==> flow/design.v <==
module multiplexer_2_1(a,i_0,i_1,o);
  input a,i_0,i_1;
  output o;
  wire t1,t2;
  assign t1 = ~a & i_0;
  assign t2 = a & i_1;
  assign o = t1 | t2;
endmodule
module multiplexer_2_1_4bit(a,i_0,i_1,o);
  input a;
  input [3:0] i_0,i_1;
  output [3:0] o;
  wire [3:0] t1,t2;
  assign t1[0] = ~a & i_0[0];
  assign t1[1] = ~a & i_0[1];
  assign t1[2] = ~a & i_0[2];
  assign t1[3] = ~a & i_0[3];
  assign t2[0] = a & i_1[0];
  assign t2[1] = a & i_1[1];
  assign t2[2] = a & i_1[2];
  assign t2[3] = a & i_1[3];
  assign o[0] = t1[0] | t2[0];
  assign o[1] = t1[1] | t2[1];
  assign o[2] = t1[2] | t2[2];
  assign o[3] = t1[3] | t2[3];
endmodule
module multiplexer_4_1(a,b,i_0,i_1,i_2,i_3,o);
  input a,b;
  input [3:0] i_0,i_1,i_2,i_3;
  output [3:0] o;
  wire [3:0] t1,t2;
  multiplexer_2_1_4bit first(a,i_0,i_1,t1);
  multiplexer_2_1_4bit second(a,i_2,i_3,t2);
  multiplexer_2_1_4bit third(b,t1,t2,o);
endmodule
module controller (
  input clk,
  input wait_, IR15, AC15, IR14,
  output [21:0] bus_controller
);
  wire [39:0] micro_instructions;
  wire [1:0] muxout;
  reg [3:0] state;
  wire [3:0] next_state;
  controllerROM rom(state, micro_instructions);
  multiplexer_2_1 mux1(micro_instructions[39] ,wait_, IR15, muxout[1]);
  multiplexer_2_1 mux2(micro_instructions[38] ,AC15, IR14, muxout[0]);
  multiplexer_4_1 mux3(muxout[0], muxout[1], micro_instructions[37:34], micro_instructions[33:30], micro_instructions[29:26], micro_instructions[25:22], next_state);
  assign bus_controller = micro_instructions[21:0];
  always @ (posedge clk) state <= next_state;
  initial begin
    state = 0;
  end
endmodule
module controllerROM (
  input [3:0] state,
  output reg [39:0] out
);
  always @ ( out or state ) begin
    case (state)
    4'b0000: out = 40'b0000010001000100010000000000000001000000;  
    4'b0001: out = 40'b0000010001001000101000000000010000100000;  
    4'b0010: out = 40'b0000110011001000100000000010000000001100;  
    4'b0011: out = 40'b0000110011010001000000000000001000000000;  
    4'b0100: out = 40'b0001000100010101010010000000100000000000;  
    4'b0101: out = 40'b1101101001101111100000000000000000000000;  
    4'b0110: out = 40'b0001100110011101110100000000010000000000;  
    4'b0111: out = 40'b0010001000011101110000000010001000001100;  
    4'b1000: out = 40'b0000010001000100010001010100000010000001;  
    4'b1001: out = 40'b0010101010101010100100000000010100000010;  
    4'b1010: out = 40'b0000010001101010100000000011000000000100;  
    4'b1011: out = 40'b0011001100110011000100000000010000000000;  
    4'b1100: out = 40'b0011011101110011000000000010001000001100;  
    4'b1101: out = 40'b0000010001000100010001111000000010000001;  
    4'b1110: out = 40'b0000011111000111110000000000000000000000;  
    4'b1111: out = 40'b0000010001000100010100000000000000010000;  
    endcase
  end
endmodule
* Reports on controller
What the tools print for controller, step after step. Line numbers count from 1 in the design file above. Operators carry their Yosys type and port widths (W data, S select, Z words). Library cell names are shortened. The mark - stands for no value.
Set-up: top module controller, clock clk, standard-cell library sky130hd, library corner tt_025C_1v80

* After elaboration
Counts by Yosys on the flattened word-level netlist (proc, flatten, opt, wreduce; memories kept). Register bits leave out memories and registers merged into their read ports (data or address); mux counts leave out enables and synchronous resets folded into registers. Print and check cells are left out. Cells with the same type and inputs are merged into one. Memory sizes are those after Yosys's memory passes, which may raise the word count (mostly to a power of two), join words into wider ones and drop unused or constant bits.
Bit counts: bits in registers 4, ROM bits 640, memory cells 1, bits of input ports 5, output and inout port bits 22
Cells by class: bitwise gates (word level) 46
Memory list:
- (no name shown) | depth 16, bits a word 40, rd ports 1, wr ports 0, line 60 | case (state)
Operators with widths (count):
- $and A1 B1 Y1 | 28
- $or A1 B1 Y1 | 14
- $not A1 Y1 | 4

* Logic depth
Longest topological path by Yosys (ltp), each cell counted once; first at word level (registers and memories cut), then after technology mapping (sequential cells cut; the memories' decode and read muxes count).
Depth: depth after elaboration 8, ABC_AREA 0, gate-level depth with buffers 7, gate-level depth less buffers 6

* Mapped cells and area
The flow's flattened synthesis, as Yosys stat reports it; memories are mapped. The netlist is that of the ABC_AREA named above (0 if unset); the other value can give another one. The area totals of this step are shown rounded.
Mapped netlist: mapped cells 109, synthesis area 910 µm², sequential part of the area 100 µm², flip-flop cells 4, buffer cells 17
Cells by type (count):
- ha_1 | 10
- mux2i_1 | 7
- buf_4 | 9
- edfxtp_1 | 2
- dfxtp_1 | 2
- a21oi_1 | 6
- buf_2 | 6
- nor2_1 | 7
- nand2b_1 | 4
- mux2_1 | 2
- mux2i_4 | 1
- mux4_2 | 1
- o211ai_1 | 3
- nand3_1 | 4
- nand3b_4 | 1
- a31oi_1 | 3
- nand2_1 | 5
- a22o_1 | 2
Other cell types: 22; their cells: 34. By module: a second synthesis without flattening, with its own total; a netlist apart from the flattened one above.
Unflattened totals: cell total of the unflattened synthesis 113, area (unflattened synthesis) 860 µm²
Rows give one instance, submodules left out.
By module:
- controllerROM | times used 1, cells 95, area 610 µm²
- multiplexer_2_1_4bit | times used 3, cells 4, area 45 µm²
- controller | times used 1, cells 4, area 80 µm²
- multiplexer_2_1 | times used 2, cells 1, area 15 µm²
- multiplexer_4_1 | times used 1, cells 0, area 0.0 µm²

* Path before layout
Path of least setup slack by OpenSTA after synthesis, without wires, with an ideal clock, recovery checks aside; 20% of the period is set as input and as output delay. Where synthesis merged equal registers, the netlist keeps one of their names.
Timing after synthesis: path kind register to register, start reg state[0], end reg (no name shown), period 2230 ps, data arrival time 1852 ps, data required time 1958 ps, path slack 106 ps, path delay 2124 ps, stages 8, period reached after synthesis 2124 ps
"path delay" = arrival - input delay + setup time. "stages": output pins that drive a net of the path, with the launching flip-flop's if there is one; two outputs of one cell count as two. "period reached after synthesis" = period - worst setup slack (recovery checks aside). The figure is calculated, with input and output delays left at 20% of the set period.
Between the ends, after synthesis: cell sequence dfxtp_1 -> inv_1 -> ha_1 -> clkbuf_1 -> mux2_1 -> nand2_1 -> o31ai_1 -> mux4_2
Ends and longest elaborated chain, after synthesis:
- from (decl) | line 43 | reg [3:0] state;
- from (assign) | line 50 | always @ (posedge clk) state <= next_state;
Chain of elaborated cells between the ends: none given.

* Worst path after layout
Path of least setup slack in the final report of stored run 1 (OpenROAD, finished layout, wires in). Where an end is a register, its clock arrival counts in the times. The path's times are printed in steps of 10 ps; the period is the one set.
Timing post-layout: path kind register to output, start reg state[0], end out bus_controller[3], period 3230 ps, output delay 650 ps, data arrival time 2330 ps, data required time 2580 ps, path slack 260 ps, stages 6
Between the ends stands the longest chain of elaborated cells between them, by number of cells; it is not shown to be the way that was timed. Of several equally long chains one is given. A line is the first line of the expression or statement that the cell stems from. Yosys adds cells for indexed reads and writes and turns some case tables into memories. A memory read counts as a cell of the chain, while the word-level depth stops at memories.
Between the ends, post-layout: cell sequence dfxtp_1 -> inv_1 -> ha_1 -> mux2_1 -> a22o_1 -> clkdlybuf4s50_1, cells in the longest elaborated chain 1, elaborated cells between the ends (all ways) 1, those cells by class memory: 1
Ends and longest elaborated chain, post-layout:
- from (decl) | line 43 | reg [3:0] state;
- from (assign) | line 50 | always @ (posedge clk) state <= next_state;
- $mem_v2 Z16 W40 | line 60 | case (state)
- to (decl) | line 39 | output [21:0] bus_controller

# Flow runs of controller

Module controller, platform sky130hd: 2 stored runs of the flow (Yosys, OpenROAD) with differing settings, in no particular order. Input and output delays are each 20% of the period that was set; the output load is 0.01 pF.
"clock period reached" means the clock period less the worst setup slack. The figure is calculated, with input and output delays left at 20% of the set period.
"critical setup path time": the worst setup path's part of the clock period (all of it between registers, 20% less for each end at a port) less its slack. A launch clock that arrives late makes it longer, a capture clock that arrives late makes it shorter.
"total power of the final layout": no workload was simulated; the value follows from the tool's default switching activity.
"critical setup path time" is known to 10 ps.
The results are shown rounded.

* Stored run 1 | settings: period_ns 3.23; CORE_UTILIZATION 24; PLACE_DENSITY 0.92; CORE_MARGIN 2; CELL_PAD_IN_SITES_GLOBAL_PLACEMENT 1; TNS_END_PERCENT 20; CAP_MARGIN 20; SLEW_MARGIN 40 | results: post-route worst hold slack 810 ps; die size 4300 µm²; cell area after synthesis 910 µm²; clock period reached 2972 ps; worst setup slack after layout 260 ps; utilization 33 %; total negative slack 0 ps; critical setup path time 2330 ps; worst setup path type register to output; total power of the final layout 1.3 mW; standard-cell area of the final layout 1200 µm²
* Stored run 2 | settings: period_ns 1.53; CORE_UTILIZATION 15; SETUP_SLACK_MARGIN 0.35; ABC_AREA 0; GPL_TIMING_DRIVEN 0; GPL_ROUTABILITY_DRIVEN 1; CTS_CLUSTER_SIZE 19; CTS_CLUSTER_DIAMETER 197; CAP_MARGIN 20; SLEW_MARGIN 30; MIN_ROUTING_LAYER met1; CORE_MARGIN 2 | results: post-route worst hold slack 700 ps; die size 6700 µm²; cell area after synthesis 910 µm²; clock period reached 2071 ps; worst setup slack after layout -540 ps; utilization 31 %; total negative slack -9500 ps; critical setup path time 2070 ps; worst setup path type register to register; total power of the final layout 4.2 mW; standard-cell area of the final layout 1800 µm²
